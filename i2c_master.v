==> flow/design.v <==
module i2c_master
    #(
        parameter ADDR_BYTES = 1,
        parameter DATA_BYTES = 2,
        parameter REG_ADDR_WIDTH = 8 * ADDR_BYTES
    )(
        input  clk,             
        input  reset,           
        input  [11:0] clk_div,  
        input open_drain,  
        input  sda_in,     
        output sda_out,    
        output sda_oen,    
        input  scl_in,     
        output scl_out,    
        output scl_oen,    
        input [6:0] chip_addr,  
        input [REG_ADDR_WIDTH - 1:0] reg_addr,  
        input write_en,     
        input write_mode,   
        input read_en,      
        output reg [8 * DATA_BYTES - 1:0] data_out,    
        input [8 * DATA_BYTES - 1:0] data_in,          
        output reg [ST_WIDTH - 1:0] status,
        output reg done,
        output reg busy
    );
    localparam ST_WIDTH = 1 + ADDR_BYTES + DATA_BYTES;
    localparam SR_WIDTH = 8 * ST_WIDTH;
    localparam s_idle         = 0,
               s_start_write  = 1,
               s_start_read   = 2,
               s_stop         = 3,
               s_shift_out    = 4,
               s_shift_in     = 5,
               s_send_ack     = 6,
               s_send_nack    = 7,
               s_rcv_ack      = 8;
    reg [SR_WIDTH-1:0] sr;    
    reg [5:0] sr_count;       
    wire [2:0] byte_count;	 
    reg [1:0] scl_count;	 
    reg [11:0] clk_count;
    reg sda_reg, oen_reg, sda_s, scl_s;
    reg writing, reading, in_prog;
    reg [3:0] state;
    assign sda_out = sda_reg;			 
    assign sda_oen = oen_reg;
    assign scl_out = open_drain ? 1'b0 : scl_count[1];
    assign scl_oen = open_drain ? scl_count[1] : 1'b0;
    assign byte_count = sr_count[5:3];
    always @ (posedge clk or negedge reset) begin	 
        if (~reset) begin		 
            state     <= s_idle;
            sda_reg   <= 1'b1;
            oen_reg   <= 1'b1;
            sr_count  <= 6'b00_0000;
            sr        <= 24'hFFF;
            writing   <= 1'b1;
            reading   <= 1'b0;
            in_prog   <= 1'b0;
            status    <= 1'b0;
            done      <= 1'b0;
            busy      <= 1'b0;
            data_out  <= 1'b0;
            scl_count <= 2'b10;
            clk_count <= 12'b0000_0000_0000;
        end
        else begin				 
            sda_s <= sda_in;
            scl_s <= scl_in;
            if (state == s_idle) begin		 
                done <= 1'b0;
                sr_count <= 6'b00_0000;		 
                if (~write_mode) begin		 
                    in_prog <= 1'b0;
                    if (in_prog) begin			 
                        state <= s_stop;
                        sda_reg <= 1'b0;
                        oen_reg <= 1'b0;
                    end
                    else begin					 
                        sda_reg <= open_drain ? 1'b0 : 1'b1;
                        oen_reg <= 1'b1;
                        clk_count <= 0;
                    end
                end
                if (in_prog) begin			 
                    scl_count <= 2'b00;		 
                    sr <= {data_in, {SR_WIDTH - 8 * DATA_BYTES{1'b0}}};		 
                end
                else begin					 
                    scl_count <= 2'b10;		 
                    if (ADDR_BYTES == 0) begin		 
                        sr <= {chip_addr, 1'b0, data_in};
                    end
                    else begin
                        sr <= {chip_addr, 1'b0, reg_addr, data_in};		 
                    end
                end
                if (write_en) begin				 
                    state   <= in_prog ? s_shift_out : s_start_write;	 
                    writing <= 1'b1;		 
                    status  <= 1'b0;		
                    busy    <= 1'b1;		 
                end
                else if (read_en) begin			 
                    state    <= ADDR_BYTES == 0 ? s_start_read : s_start_write;
                    writing  <= 1'b0;
                    reading  <= 1'b0;
                    status   <= 1'b0;
                    busy     <= 1'b1;
                end
                else begin
                    busy     <= 1'b0;
                end
            end
            else begin
                if (clk_count == clk_div) begin		 
                    clk_count <= 2'b00;
                    scl_count <= scl_count + 1'b1;
                    case (state)
                        s_start_write: begin		 
                            state   <= s_shift_out;  
                            sda_reg <= 1'b0;
                            oen_reg <= 1'b0;
                        end
                        s_start_read: begin			 
                            if (scl_count == 2'b10) begin
                                state    <= s_shift_out;
                                sda_reg  <= 1'b0;
                                oen_reg  <= 1'b0;
                                sr       <= {chip_addr, 1'b1, {8 * (ADDR_BYTES + DATA_BYTES){1'b0}}};
                                sr_count <= 6'b00_0000;
                                reading  <= 1'b1;
                            end
                        end
                        s_stop: begin						 
                            if (scl_count == 2'b10) begin	 
                                state   <= s_idle;
                                sda_reg <= open_drain ? 1'b0 : 1'b1;
                                oen_reg <= 1'b1;
                                done    <= 1'b1;
                            end
                        end
                        s_shift_out: begin
                            if (scl_count == 2'b00) begin
                                if ((sr_count[2:0]) == 3'b000 && (|sr_count)) begin	 
                                    state   <= s_rcv_ack;							 
                                    sda_reg <= open_drain ? 1'b0 : 1'b1;
                                    oen_reg <= 1'b1;
                                end
                                else begin											 
                                    sda_reg  <= open_drain ? 1'b0 : sr[SR_WIDTH - 1];  
                                    oen_reg  <= open_drain ? sr[SR_WIDTH - 1] : 1'b0;  
                                    sr       <= {sr[SR_WIDTH - 2:0], 1'b1};
                                    sr_count <= sr_count + 1'b1;
                                end
                            end
                        end
                        s_shift_in: begin
                            if (scl_count == 2'b00) begin
                                if (sr_count == 8 * (DATA_BYTES + 1)) begin		 
                                    state   <= s_send_nack;
                                    sda_reg <= open_drain ? 1'b0 : 1'b1;
                                    oen_reg <= 1'b1;
                                end
                                else if (sr_count[2:0] == 3'b000) begin			 
                                    state   <= s_send_ack;
                                    sda_reg <= 1'b0;
                                    oen_reg <= 1'b0;
                                end
                            end
                            else if (scl_count == 2'b01) begin
                                data_out <= {data_out[8 * DATA_BYTES - 2:0], sda_s};	 
                                sda_reg  <= open_drain ? 1'b0 : 1'b1;
                                oen_reg  <= 1'b1;
                                sr_count <= sr_count + 1'b1;
                            end
                        end
                        s_send_ack: begin					 
                            if (scl_count == 2'b00) begin		 
                                state   <= s_shift_in;
                                sda_reg <= open_drain ? 1'b0 : 1'b1;
                                oen_reg <= 1'b1;
                            end
                            else if (scl_count == 2'b01) begin
                                status <= {status[ST_WIDTH - 2:0], sda_s};	 
                            end
                        end
                        s_send_nack: begin
                            if (scl_count == 2'b00) begin	 
                                state   <= s_stop;
                                sda_reg <= 1'b0;
                                oen_reg <= 1'b0;
                            end
                            else begin			 
                                sda_reg <= open_drain ? 1'b0 : 1'b1;
                                oen_reg <= 1'b1;
                            end
                        end
                        s_rcv_ack: begin
                            if (scl_count == 2'b00) begin
                                if (writing && ((byte_count == DATA_BYTES + ADDR_BYTES + 1 && ~in_prog) || (byte_count == DATA_BYTES && in_prog))) begin	 
                                    if (write_mode) begin
                                        state   <= s_idle;
                                        in_prog <= 1'b1;
                                        done    <= 1'b1;
                                    end else begin
                                        state   <= s_stop;
                                        sda_reg <= 1'b0;
                                        oen_reg <= 1'b0;
                                    end
                                end
                                else if (~writing && ~reading && (byte_count == ADDR_BYTES + 1)) begin	 
                                    state <= s_start_read;
                                end
                                else if (~writing && reading) begin
                                    state <= s_shift_in;
                                end
                                else begin
                                    state    <= s_shift_out;
                                    sda_reg  <= open_drain ? 1'b0 : sr[SR_WIDTH - 1];
                                    oen_reg  <= open_drain ? sr[SR_WIDTH - 1] : 1'b0;
                                    sr       <= {sr[SR_WIDTH - 2:0], 1'b1};
                                    sr_count <= sr_count + 1'b1;
                                end
                            end
                            else if (scl_count == 2'b01) begin
                                status <= {status[ST_WIDTH - 2:0], sda_s};
                            end
                        end
                    endcase
                end
                else begin
                    if (scl_count[1] == 1'b0 || scl_s == 1'b1) begin		 
                        clk_count <= clk_count + 1'b1;
                    end
                end
            end
        end
    end
endmodule
[Tool chain data of i2c_master]
The steps from the RTL of i2c_master to its reports follow in flow order.
Lines are those of the file above, counted from 1.
Operators: Yosys type, input widths -> output width; for muxes data width and select width s.
Library cell names are shortened.
The mark -- stands for no value.
Inputs
  top: i2c_master
  clock input: clk
  cell library: sky130hd
  timing corner: tt_025C_1v80

[Word level]
Counts by Yosys on the flattened word-level netlist (proc, flatten, opt, wreduce; memories kept). Register bits leave out memories and registers merged into their read ports (data or address). Print and check cells are left out. Cells with the same type and inputs are merged into one.
Storage and ports
  register bits after elaboration: 85
  latch bits: 0
  bits in writable memories: 0
  bits in read-only memories: 0
  word width x clocked read ports: 0
  memories: 0
  input port bits: 51
  output and inout port bits: 26
  cells after elaboration: 228
Cells by class
  add/subtract/negate cells: 3
  multiply operators: 0
  div/mod/pow operators: 0
  $lt $le $gt $ge: 0
  equality and inequality tests: 45
  shift operators: 0
  muxes and demuxes: 119
  bitwise gates (word level): 6
  reductions and logical operators: 39
Operators by type and width (number)
  $mux 32: 10
  $pmux 32 s3: 1
  $mux 4: 23
  $mux 6: 11
  $mux 12: 5
  $mux 1: 57
  $ne 3x3->1 const B: 17
  $pmux 4 s8: 1
  $ne 4x4->1 const B: 7
  $reduce_and 13->1: 2
  $pmux 6 s4: 1
  $reduce_bool 2->1: 8
  $eq 4x3->1 const B: 4
  $pmux 1 s8: 2
  $reduce_and 5->1: 3
  $add 12x1->12 const B: 1
  $eq 12x12->1: 1
  $reduce_and 6->1: 2
  $reduce_and 11->1: 1
  $ne 5x5->1 const B: 2
  $reduce_bool 3->1: 3
  $reduce_and 9->1: 1
  $reduce_bool 9->1: 1
  $mux 3: 3
  $ne 2x2->1 const B: 4
  $eq 4x2->1 const B: 2
  $mux 2: 4
  $logic_and 1x1->1: 7
Other operator kinds: 22; their cells: 28.

[Logic depth]
Yosys ltp: most cells in a row. Word level: on the elaborated netlist, between registers, memories and ports. Mapped: between sequential cells and ports; inverters and the memories' decode and read muxes count.
Depth
  depth after elaboration: 9
  ABC_AREA: 0
  mapped depth: 10
  gate-level depth less buffers: 8

[Synthesis result]
Yosys stat after the flow's synthesis: flattened, memories mapped to cells. It holds for the ABC_AREA given above (unset counts as 0); a run with the other value may have another netlist.
Totals and module areas in this step are rounded.
Mapped netlist
  cells in the netlist: 531
  synthesis area: 5051 sq um
  area of sequential cells: 2283 sq um
  mapped flip-flops: 90
  buffers: 31
Cells by type
  dfrtp_1: number 71, area in all 1.78E+03 sq um
  dfstp_2: number 17, area in all 446.678 sq um
  nand2_1: number 64, area in all 240.23 sq um
  nor2_1: number 53, area in all 198.941 sq um
  mux2_2: number 16, area in all 180.173 sq um
  mux2i_1: number 17, area in all 170.163 sq um
  o21ai_0: number 29, area in all 145.139 sq um
  a32oi_1: number 15, area in all 131.376 sq um
  xor2_1: number 15, area in all 131.376 sq um
  a21oi_1: number 25, area in all 125.12 sq um
  a31oi_1: number 16, area in all 100.096 sq um
  ha_1: number 8, area in all 100.096 sq um
  o211ai_1: number 12, area in all 90.086 sq um
  a221oi_1: number 9, area in all 78.826 sq um
  inv_1: number 21, area in all 78.826 sq um
  o221a_2: number 7, area in all 78.826 sq um
  nand3_1: number 15, area in all 75.072 sq um
  clkbuf_1: number 18, area in all 67.565 sq um
Not listed: further types 41, cells in them 103.

[Path before layout]
OpenSTA on the mapped netlist: ideal clock, no wires. The path of least setup slack (recovery checks aside). Input and output delay are each 20% of the period. Register names are those of the netlist, which keeps one name where synthesis merged equal registers.
Path after synthesis
  path type: reg-to-reg
  start point: reg state
  end point: reg done
  clock period: 2.46 ns
  library setup time: 0.083 ns
  launch time at the first pin: 0.000 ns
  data arrival time: 2.155 ns
  data required time: 2.377 ns
  path slack: 0.222 ns
  delay of the path: 2.238 ns
  stages on the path: 11
  path buffers: 3
  synthesis period reached: 2.238 ns
"delay of the path" = arrival - input delay + setup time.
"stages on the path": output pins that drive a net of the path, with the launching flip-flop's if there is one; two outputs of one cell count as two.
"synthesis period reached" is the clock period less the worst setup slack; recovery checks do not enter. This is arithmetic on one report: input and output delays are still those of the set period (20% each).
Where an end lacks its bit number, it is one bit of the signal, or one of the new flip-flops if synthesis recoded a state register.
At most two assigning lines are given for a register; there are more.
On the way, after synthesis
  cell sequence: dfstp_2 -> clkbuf_1 -> inv_1 -> clkbuf_1 -> buf_2 -> ha_1 -> nor3_1 -> a21oi_1 -> a2111oi_0 -> nor2_1 -> o21ai_0
RTL lines, path after synthesis
  start: declaration: line 46  | reg [3:0] state;
  start: assignment: line 54  | state     <= s_idle;
  start: assignment: line 78  | state <= s_stop;
  end: assignment: line 63  | done      <= 1'b0;
  end: assignment: line 73  | done <= 1'b0;
  end: declaration: line 25  | output reg done,
No chain of elaborated cells between the ends is given.

[Timing after layout]
From the final timing report of flow run A: the path of least setup slack in the routed layout; clock arrival at registers is part of the times.
Path after layout
  path type: reg-to-reg
  start point: reg clk_count[2]
  end point: reg oen_reg
  clock period: 2.15 ns
  library setup time: 0.07 ns
  launch time at the first pin: 0.35 ns
  data arrival time: 2.51 ns
  data required time: 2.44 ns
  path slack: -0.07 ns
  stages on the path: 9
  path buffers: 2
Between the ends stands the longest chain of elaborated cells between them, by number of cells; it is not shown to be the way that was timed. Of several equally long chains one is given.
A line is the first line of the expression or statement that the cell stems from. Yosys adds cells for indexed reads and writes and turns some case tables into memories.
At most two assigning lines are given for a register; there are more.
On the way, after layout
  cell sequence: dfrtp_2 -> xor2_2 -> nor4_2 -> buf_4 -> and3_4 -> buf_8 -> o211ai_1 -> a221o_1 -> mux2_4
  length of the longest elaborated chain: 3
  elaborated cells between the ends (all ways): 6
  source lines of those cells: 2
  those cells by class: eq/ne (2); mux (2); reduce/logical (2)
RTL lines, path after layout
  start: declaration: line 43  | reg [11:0] clk_count;
  start: assignment: line 67  | clk_count <= 12'b0000_0000_0000;
  start: assignment: line 237  | clk_count <= clk_count + 1'b1;
  $eq 12x12->1: line 119  | if (clk_count == clk_div) begin
  $mux 1: line 119
  $mux 1: line 72  | if (state == s_idle) begin
  end: assignment: line 155  | oen_reg  <= open_drain ? sr[SR_WIDTH - 1] : 1'b0;
  end: assignment: line 224  | oen_reg  <= open_drain ? sr[SR_WIDTH - 1] : 1'b0;
  end: declaration: line 44  | reg sda_reg, oen_reg, sda_s, scl_s;

--- measured runs ---
Measured data: module i2c_master, platform sky130hd, 2 stored runs of the flow under differing settings, order arbitrary. Input and output delays are each 20% of the period that was set; the output load is 0.01 pF.
"achieved clock period" means the clock period less the worst setup slack. The figure is calculated, with input and output delays left at 20% of the set period.
"worst setup path time": the worst setup path's part of the clock period (all of it between registers, 20% less for each end at a port) less its slack. A launch clock that arrives late makes it longer, a capture clock that arrives late makes it shorter.
"power" rests on the timing tool's default activity at the inputs, not on a simulated workload.
Results are given in rounded form.

Flow run A
==> flow/run.sh <==
#!/bin/bash
# the make line also repeats the synthesis and layout settings of config.mk as NAME=value (left out here)
make -C /OpenROAD-flow-scripts/flow DESIGN_CONFIG=/design/flow/config.mk WORK_HOME=/design/flow/orfs CLKGATE_MAP_FILE= finish
==> flow/config.mk <==
export PLATFORM = sky130hd
export DESIGN_NAME = i2c_master
export DESIGN_NICKNAME = i2c_master
export VERILOG_FILES = /design/flow/design.v
export SDC_FILE = /design/flow/constraint.sdc
export NUM_CORES = 4
export LEC_CHECK = 0
export ABC_AREA = 0
export CAP_MARGIN = 20
export CELL_PAD_IN_SITES_GLOBAL_PLACEMENT = 1
export CORE_MARGIN = 2
export CORE_UTILIZATION = 16
export GPL_TIMING_DRIVEN = 0
export PLACE_DENSITY = 0.81
export SLEW_MARGIN = 40
==> flow/constraint.sdc <==
create_clock -name core_clock -period 2.15 [get_ports {clk}]
set_input_delay 0.4300 -clock core_clock [delete_from_list [all_inputs] [get_ports {clk}]]
set_output_delay 0.4300 -clock core_clock [all_outputs]
set_load 0.01 [all_outputs]

==> results of flow run A <==
chip area after synthesis (Yosys): 5051 sq um
die area: 33010 sq um
standard-cell area of the final layout: 7582 sq um
utilization: 0.242
worst setup slack after layout: -0.075 ns
total negative slack: -0.505 ns
worst hold slack: 0.462 ns
power: 4306 uW
achieved clock period: 2.225 ns
worst setup path time: 2.22 ns
worst setup path kind: reg-to-reg

Flow run B
==> flow/run.sh <==
#!/bin/bash
# the make line also repeats the synthesis and layout settings of config.mk as NAME=value (left out here)
make -C /OpenROAD-flow-scripts/flow DESIGN_CONFIG=/design/flow/config.mk WORK_HOME=/design/flow/orfs CLKGATE_MAP_FILE= finish
==> flow/config.mk <==
export PLATFORM = sky130hd
export DESIGN_NAME = i2c_master
export DESIGN_NICKNAME = i2c_master
export VERILOG_FILES = /design/flow/design.v
export SDC_FILE = /design/flow/constraint.sdc
export NUM_CORES = 4
export LEC_CHECK = 0
export CAP_MARGIN = 15
export CELL_PAD_IN_SITES_DETAIL_PLACEMENT = 2
export CORE_ASPECT_RATIO = 1.51
export CORE_MARGIN = 5
export CORE_UTILIZATION = 58
export CTS_CLUSTER_DIAMETER = 182
export CTS_CLUSTER_SIZE = 50
export GPL_ROUTABILITY_DRIVEN = 1
export PLACE_DENSITY_LB_ADDON = 0.13
export SETUP_SLACK_MARGIN = -0.02
export SLEW_MARGIN = 10
==> flow/constraint.sdc <==
create_clock -name core_clock -period 2.01 [get_ports {clk}]
set_input_delay 0.4020 -clock core_clock [delete_from_list [all_inputs] [get_ports {clk}]]
set_output_delay 0.4020 -clock core_clock [all_outputs]
set_load 0.01 [all_outputs]

==> results of flow run B <==
did not finish, placement stopped with DPL-0033
--- end ---
