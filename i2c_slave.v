==> flow/design.v <==
module i2c_slave
    #(
        parameter ADDR_BYTES = 1,
        parameter DATA_BYTES = 2,
        parameter REG_ADDR_WIDTH = 8 * ADDR_BYTES,
        parameter REG_DATA_WIDTH = 8 * DATA_BYTES
    )(
        input clk,         
        input reset,       
        input open_drain,  
        input  sda_in,     
        output sda_out,    
        output sda_oen,    
        input  scl_in,     
        output scl_out,    
        output scl_oen,    
        input [6:0] chip_addr,   
        input [8 * DATA_BYTES - 1:0] data_in,     
        output reg write_en,     
        output reg [REG_ADDR_WIDTH - 1:0] reg_addr,   
        output reg [8 * DATA_BYTES - 1:0] data_out,   
        output reg done,
        output reg busy
    );
    localparam s_idle   = 0,
              s_shift   = 1,
              s_write   = 2,
              s_send    = 3,
              s_ack     = 4,
              s_ack2    = 5,
              s_chk_ack = 6;
    reg [7:0] sr;    
    reg [REG_DATA_WIDTH - 1:0] sr_send;
    reg [1:0] reg_bytes;
    reg [1:0] addr_bytes;
    reg [1:0] scl_count;
    reg [11:0] clk_count;
    reg sda_reg, oen_reg;
    reg writing, reading, continuing;
    reg rw_bit;
    reg nack;
    reg [6:0] chip_addr_reg;
    wire [7:0] word;
    wire [REG_DATA_WIDTH - 1:0] word_exp;
    wire [REG_ADDR_WIDTH + 8 - 1:0] reg_addr_sh;
    reg  sda_s, scl_s, sda_ss, scl_ss;
    wire scl_rising, scl_falling, sda_rising, sda_falling;
    reg [2:0] state;
    assign scl_oen = 1'b1;
    assign scl_out = 1'b0;
    assign sda_oen = oen_reg;
    assign sda_out = sda_reg;
    assign word = {sr[6:0], sda_s};
    assign word_exp = word;
    assign reg_addr_sh = {reg_addr, word};
    assign scl_rising  =  scl_s && ~scl_ss;
    assign scl_falling = ~scl_s &&  scl_ss;
    assign sda_rising  =  sda_s && ~sda_ss;
    assign sda_falling = ~sda_s &&  sda_ss;
    always @(posedge clk or negedge reset) begin
        if (~reset) begin
            state       <= s_idle;
            sda_reg     <= 1'b1;
            oen_reg     <= 1'b1;
            reg_bytes   <= 1'b0;
            addr_bytes  <= 1'b0;
            sr          <= 8'h01;
            data_out    <= 1'b0;
            reg_addr    <= 1'b0;
            write_en    <= 1'b0;
            rw_bit      <= 1'b0;
            sr_send     <= 1'b0;
            nack        <= 1'b0;
            done        <= 1'b0;
            busy        <= 1'b0;
        end
        else begin
            scl_s         <= scl_in;
            scl_ss        <= scl_s;
            sda_s         <= sda_in;
            sda_ss        <= sda_s;
            chip_addr_reg <= chip_addr;
            if (scl_ss && sda_falling) begin
                state       <= s_shift;
                sda_reg     <= open_drain ? 1'b0 : 1'b1;
                oen_reg     <= 1'b1;
                reg_bytes   <= 1'b0;
                addr_bytes  <= 1'b0;
                sr          <= 8'h01;
                write_en    <= 1'b0;
                busy        <= 1'b1;
                done        <= 1'b0;
            end
            else if (scl_ss && sda_rising) begin
                state    <= s_idle;
                sda_reg  <= open_drain ? 1'b0 : 1'b1;
                oen_reg  <= 1'b1;
                write_en <= 1'b0;
                done     <= busy ? 1'b1 : 1'b0;
            end
            else begin
                case (state)
                    s_idle: begin
                        sda_reg     <= open_drain ? 1'b0 : 1'b1;
                        oen_reg     <= 1'b1;
                        reg_bytes   <= 1'b0;
                        addr_bytes  <= 1'b0;
                        sr          <= 8'h01;
                        write_en    <= 1'b0;
                        busy        <= 1'b0;
                        done        <= 1'b0;
                    end
                    s_shift: begin
                        sda_reg <= open_drain ? 1'b0 : 1'b1;
                        oen_reg <= 1'b1;
                        if (scl_rising) begin
                            sr <= word;
                            if (sr[7]) begin
                                if (addr_bytes <= ADDR_BYTES) begin
                                    addr_bytes <= addr_bytes + 1'b1;
                                    if (addr_bytes == 2'b00) begin
                                        if (word[7:1] != chip_addr_reg) begin
                                            state <= s_idle;
                                            done  <= 1'b1;
                                        end
                                        else begin
                                            state   <= s_ack;
                                            rw_bit  <= word[0];
                                            sr_send <= data_in;
                                        end
                                    end
                                    else begin
                                        state    <= s_ack;
                                        reg_addr <= reg_addr_sh[REG_ADDR_WIDTH - 1:0];
                                    end
                                end
                                else begin
                                    data_out <= (data_out << 8) | word_exp;
                                    if (reg_bytes == DATA_BYTES - 1'b1) begin
                                        state      <= s_write;
                                        write_en   <= 1'b1;
                                        reg_bytes  <= reg_bytes + 1'b1 - DATA_BYTES;
                                    end
                                    else begin
                                        state      <= s_ack;
                                        reg_bytes  <= reg_bytes + 1'b1;
                                    end
                                end
                            end
                        end
                    end
                    s_write: begin
                        state    <= s_ack;
                        sda_reg  <= open_drain ? 1'b0 : 1'b1;
                        oen_reg  <= 1'b1;
                        reg_addr <= reg_addr + 1'b1;
                        write_en <= 1'b0;
                    end
                    s_send: begin
                        if (scl_falling) begin
                            sr <= word;
                            if (sr[7]) begin
                                state     <= s_chk_ack;
                                sda_reg   <= open_drain ? 1'b0 : 1'b1;
                                oen_reg   <= 1'b1;
                                reg_bytes <= reg_bytes + 1'b1;
                                if (reg_bytes == DATA_BYTES - 1'b1) begin
                                    reg_addr  <= reg_addr + 1'b1;
                                    reg_bytes <= 1'b0;
                                end
                            end
                            else begin
                                sda_reg <= open_drain ? 1'b0 : sr_send[REG_DATA_WIDTH - 1];
                                oen_reg <= open_drain ? sr_send[REG_DATA_WIDTH - 1] : 1'b0;
                                sr_send <= sr_send << 1;
                            end
                        end
                    end
                    s_ack: begin
                        write_en <= 0;
                        if (~scl_ss) begin
                            state   <= s_ack2;
                            sda_reg <= 1'b0;
                            oen_reg <= 1'b0;
                            if (rw_bit && (reg_bytes == 0)) begin
                                sr_send <= data_in;
                            end
                        end
                    end
                    s_ack2: begin
                        sr <= 8'h01;
                        write_en <= 0;
                        if (scl_falling) begin
                            if (rw_bit) begin
                                state   <= s_send;
                                sda_reg <= open_drain ? 1'b0 : sr_send[REG_DATA_WIDTH - 1];
                                oen_reg <= open_drain ? sr_send[REG_DATA_WIDTH - 1] : 1'b0;
                                sr_send <= sr_send << 1;
                            end
                            else begin
                                state   <= s_shift;
                                sda_reg <= open_drain ? 1'b0 : 1'b1;
                                oen_reg <= 1'b1;
                            end
                        end
                    end
                    s_chk_ack: begin
                        sr <= 8'h01;
                        if (scl_rising) begin
                            nack <= sda_s;
                        end
                        if (scl_falling) begin
                            if (nack) begin
                                state   <= s_idle;
                                sda_reg <= open_drain ? 1'b0 : 1'b1;
                                oen_reg <= 1'b1;
                                done    <= 1'b1;
                            end
                            else begin
                                state   <= s_send;
                                sda_reg <= open_drain ? 1'b0 : sr_send[REG_DATA_WIDTH - 1];
                                oen_reg <= open_drain ? sr_send[REG_DATA_WIDTH - 1] : 1'b0;
                                sr_send <= sr_send << 1;
                            end
                        end
                    end
                endcase
            end
        end
    end
endmodule
* From RTL to reports: i2c_slave *
What the tools print for i2c_slave, step after step.
Line numbers count from 1 in the design file above.
Library cell names are shortened.
The mark - stands for no value.

design
  top = i2c_slave
  clock port = clk
  standard-cell library = sky130hd
  library corner = tt_025C_1v80

* Word-level counts *
Yosys after proc, flatten, opt, wreduce and memory -nomap, before mapping. Memory bits, and registers merged into a memory's read port (data or address), are not among the register bits. Print and check cells are not counted.

word-level totals
  output and inout port bits = 31
  register bits = 73

operators by class
  muxes and demuxes = 102
  bitwise logic cells = 9
  add/sub/neg operators = 5
  reductions and logical operators = 38
  equality and inequality tests = 44
  $lt $le $gt $ge = 1

operator list
  kind                                          count
  2-to-1 mux 16 bit                             13
  2-to-1 mux 8 bit                              11
  case mux 16 bit (select 5 bit)                1
  != test 4 bit (second input constant)         13
  case mux 8 bit (select 3 bit)                 2
  2-to-1 mux 3 bit                              13
  2-to-1 mux 1 bit                              39
  != test 2 bit (second input constant)         17
  2-to-1 mux 2 bit                              16
  AND reduction 8 bit                           3
  AND reduction 5 bit                           4
  != test 3 bit (second input constant)         6
  case mux 3 bit (select 6 bit)                 1
  OR 16 x 8 -> 16 bit                           1
  AND reduction 16 bit                          1
  nonzero test 4 bit                            3
  AND reduction 10 bit                          1
  nonzero test 5 bit                            2
  case mux 1 bit (select 5 bit)                 2
  == test 3 bit (second input constant)         3
  nonzero test 9 bit                            1
  NOT 1 bit                                     8
  AND reduction 4 bit                           2
  adder 8 x 1 -> 8 bit (second input constant)  1
  nonzero test 8 bit                            1
  logical AND 1 bit                             7
  != test 7 bit                                 1
  AND reduction 7 bit                           1

Other operator kinds: 19; their cells: 25.

* Longest topological paths *
Yosys ltp: most cells in a row. Word level: on the elaborated netlist, between registers, memories and ports. Mapped: between sequential cells and ports; inverters and the memories' decode and read muxes count.

logic depth
  depth after elaboration = 9
  ABC_AREA = 0
  gate-level depth with buffers = 8

* After synthesis *
Yosys stat after the flow's synthesis: flattened, memories mapped to cells. It holds for the ABC_AREA given above (unset counts as 0); a run with the other value may have another netlist.

mapped netlist
  flip-flop cells = 77
  synthesis area = 4,150.2 sq um
  sequential area = 1,986.9 sq um
  buffers = 32
  mapped cells = 403

cells by type
  cell      count
  dfrtp_1   62
  edfxtp_1  11
  mux2_2    29
  nand2_1   66
  mux2_4    9
  o21ai_0   23
  mux2i_1   11
  dfstp_2   4
  a21oi_1   17
  buf_4     10
  nor2_1    18
  inv_1     17
  ha_1      5
  buf_6     5
  nor3_1    10
  nor2b_1   7
  clkbuf_1  11
  a31oi_1   6

Not listed: further types 41, cells in them 82.

* Worst setup path after synthesis *
OpenSTA on the mapped netlist: ideal clock, no wires. The path of least setup slack (recovery checks aside). Input and output delay are each 20% of the period. Register names are those of the netlist, which keeps one name where synthesis merged equal registers.

timing path after synthesis
  kind = register to register
  from = reg sr[0]
  to = reg sr_send[10]
  path delay = 2.178 ns
  driving pins on the path = 7
  library setup time = 0.125 ns
  arrival = 2.053 ns
  clock period = 3.45 ns
  buffers on the path = 1
  slack = 1.271 ns
  synthesis period reached = 2.179 ns

"path delay" = arrival - input delay + setup time.
"driving pins on the path" counts driving pins, that of a launching flip-flop among them; a cell with two outputs on the path counts twice.
"synthesis period reached" = period - worst setup slack (recovery checks aside). The figure is calculated, with input and output delays left at 20% of the set period.
Between the ends stands the longest chain of elaborated cells between them, by number of cells; it is not shown to be the way that was timed. Of several equally long chains one is given.
A line is the first line of the expression or statement that the cell stems from. Yosys adds cells for indexed reads and writes and turns some case tables into memories.
At most two assigning lines are given for a register; there are more.

between the ends, after synthesis
  cell sequence = dfstp_2 -> xnor2_1 -> nand4_1 -> nor4_1 -> o2111ai_4 -> buf_6 -> mux2_4
  length of the longest elaborated chain = 7
  elaborated cells between the ends (all ways) = 9
  RTL lines with such cells = 6
  classes of those cells = eq/ne (2); mux (6); reduce/logical (1)

ends and longest elaborated chain, after synthesis
  element                         line  RTL
  from (decl)                     32    reg [7:0] sr;
  from (assign)                   117   sr <= word;
  from (assign)                   161   sr <= word;
  != test 7 bit                   122   if (word[7:1] != chip_addr_reg) begin
  2-to-1 mux 16 bit               122
  2-to-1 mux 16 bit               121   if (addr_bytes == 2'b00) begin
  2-to-1 mux 16 bit               119   if (addr_bytes <= ADDR_BYTES) begin
  2-to-1 mux 16 bit               118   if (sr[7]) begin
  2-to-1 mux 16 bit               116   if (scl_rising) begin
  case mux 16 bit (select 5 bit)  102   case (state)
  to (assign)                     129   sr_send <= data_in;
  to (assign)                     175   sr_send <= sr_send << 1;
  to (decl)                       33    reg [REG_DATA_WIDTH - 1:0] sr_send;

* Worst path after layout *
From the final timing report of run A: the path of least setup slack in the routed layout; clock arrival at registers is part of the times.

timing path post-layout
  kind = register to register
  from = reg reg_bytes[1]
  to = reg sr_send[14]
  arrival = 2.26 ns
  buffers on the path = 1
  slack = -0.48 ns
  library setup time = 0.11 ns
  driving pins on the path = 7
  clock period = 1.56 ns

Between the ends stands the longest chain of elaborated cells between them, by number of cells; it is not shown to be the way that was timed. Of several equally long chains one is given.
At most two assigning lines are given for a register; there are more.

between the ends, post-layout
  cell sequence = dfrtp_1 -> or3b_1 -> a32o_2 -> a2111oi_4 -> o2111ai_4 -> buf_12 -> mux2_4
  length of the longest elaborated chain = 5
  elaborated cells between the ends (all ways) = 7
  RTL lines with such cells = 3
  classes of those cells = eq/ne (1); mux (3); reduce/logical (3)

ends and longest elaborated chain, post-layout
  element                         line  RTL
  from (decl)                     34    reg [1:0] reg_bytes;
  from (assign)                   142   reg_bytes  <= reg_bytes + 1'b1 - DATA_BYTES;
  from (assign)                   146   reg_bytes  <= reg_bytes + 1'b1;
  zero test 2 bit                 185   if (rw_bit && (reg_bytes == 0)) begin
  logical AND 1 bit               185
  2-to-1 mux 16 bit               185
  2-to-1 mux 16 bit               181   if (~scl_ss) begin
  case mux 16 bit (select 5 bit)  102   case (state)
  to (assign)                     129   sr_send <= data_in;
  to (assign)                     175   sr_send <= sr_send << 1;
  to (decl)                       33    reg [REG_DATA_WIDTH - 1:0] sr_send;

Memo
Re: implementation data of i2c_slave

Measured data: module i2c_slave, platform sky130hd, 2 stored runs of the flow under differing settings, order arbitrary. Input and output delays are each 20% of the period that was set; the output load is 0.01 pF.
By "clock period reached" is meant the clock period of the run minus its worst setup slack. This is arithmetic on one report: input and output delays are still those of the set period (20% each).
"time used up by the worst setup path" means the part of the period allowed to the worst setup path (the constraints hold back 20% at inputs and 20% at outputs) less its slack; where the path has registers, the arrival times of their clocks count too.
"power consumption" rests on the timing tool's default activity at the inputs, not on a simulated workload.
Among the settings, . means not set for that run.

item                                                       run A                 run B
period_ns                                                  1.56                  2.78
CORE_UTILIZATION                                           26                    21
SETUP_SLACK_MARGIN                                         0.33                  -0.04
PLACE_DENSITY_LB_ADDON                                     0.26                  0.06
GPL_ROUTABILITY_DRIVEN                                     1                     1
CAP_MARGIN                                                 5                     20
CORE_MARGIN                                                2                     4
SLEW_MARGIN                                                20                    40
CORE_ASPECT_RATIO                                          .                     1.44
CELL_PAD_IN_SITES_DETAIL_PLACEMENT                         .                     0
TNS_END_PERCENT                                            .                     65
ABC_AREA                                                   .                     0
GPL_TIMING_DRIVEN                                          .                     0
CTS_CLUSTER_DIAMETER                                       .                     319
MAX_ROUTING_LAYER                                          .                     met4
power consumption (µW)                                     8,252                 4,018
time used up by the worst setup path (ns)                  2.04                  2.50
worst setup path kind                                      register to register  register to register
utilization after routing (%)                              42.8                  27.7
post-synthesis cell area (sq um)                           4,150.2               4,150.2
die outline area (sq um)                                   16,988.5              22,113.4
clock period reached (ns)                                  2.041                 2.504
final setup TNS (ns)                                       -20.116               0.000
lowest setup slack (ns)                                    -0.481                0.276
area of the standard cells in the finished layout (sq um)  6,751.5               5,376.4
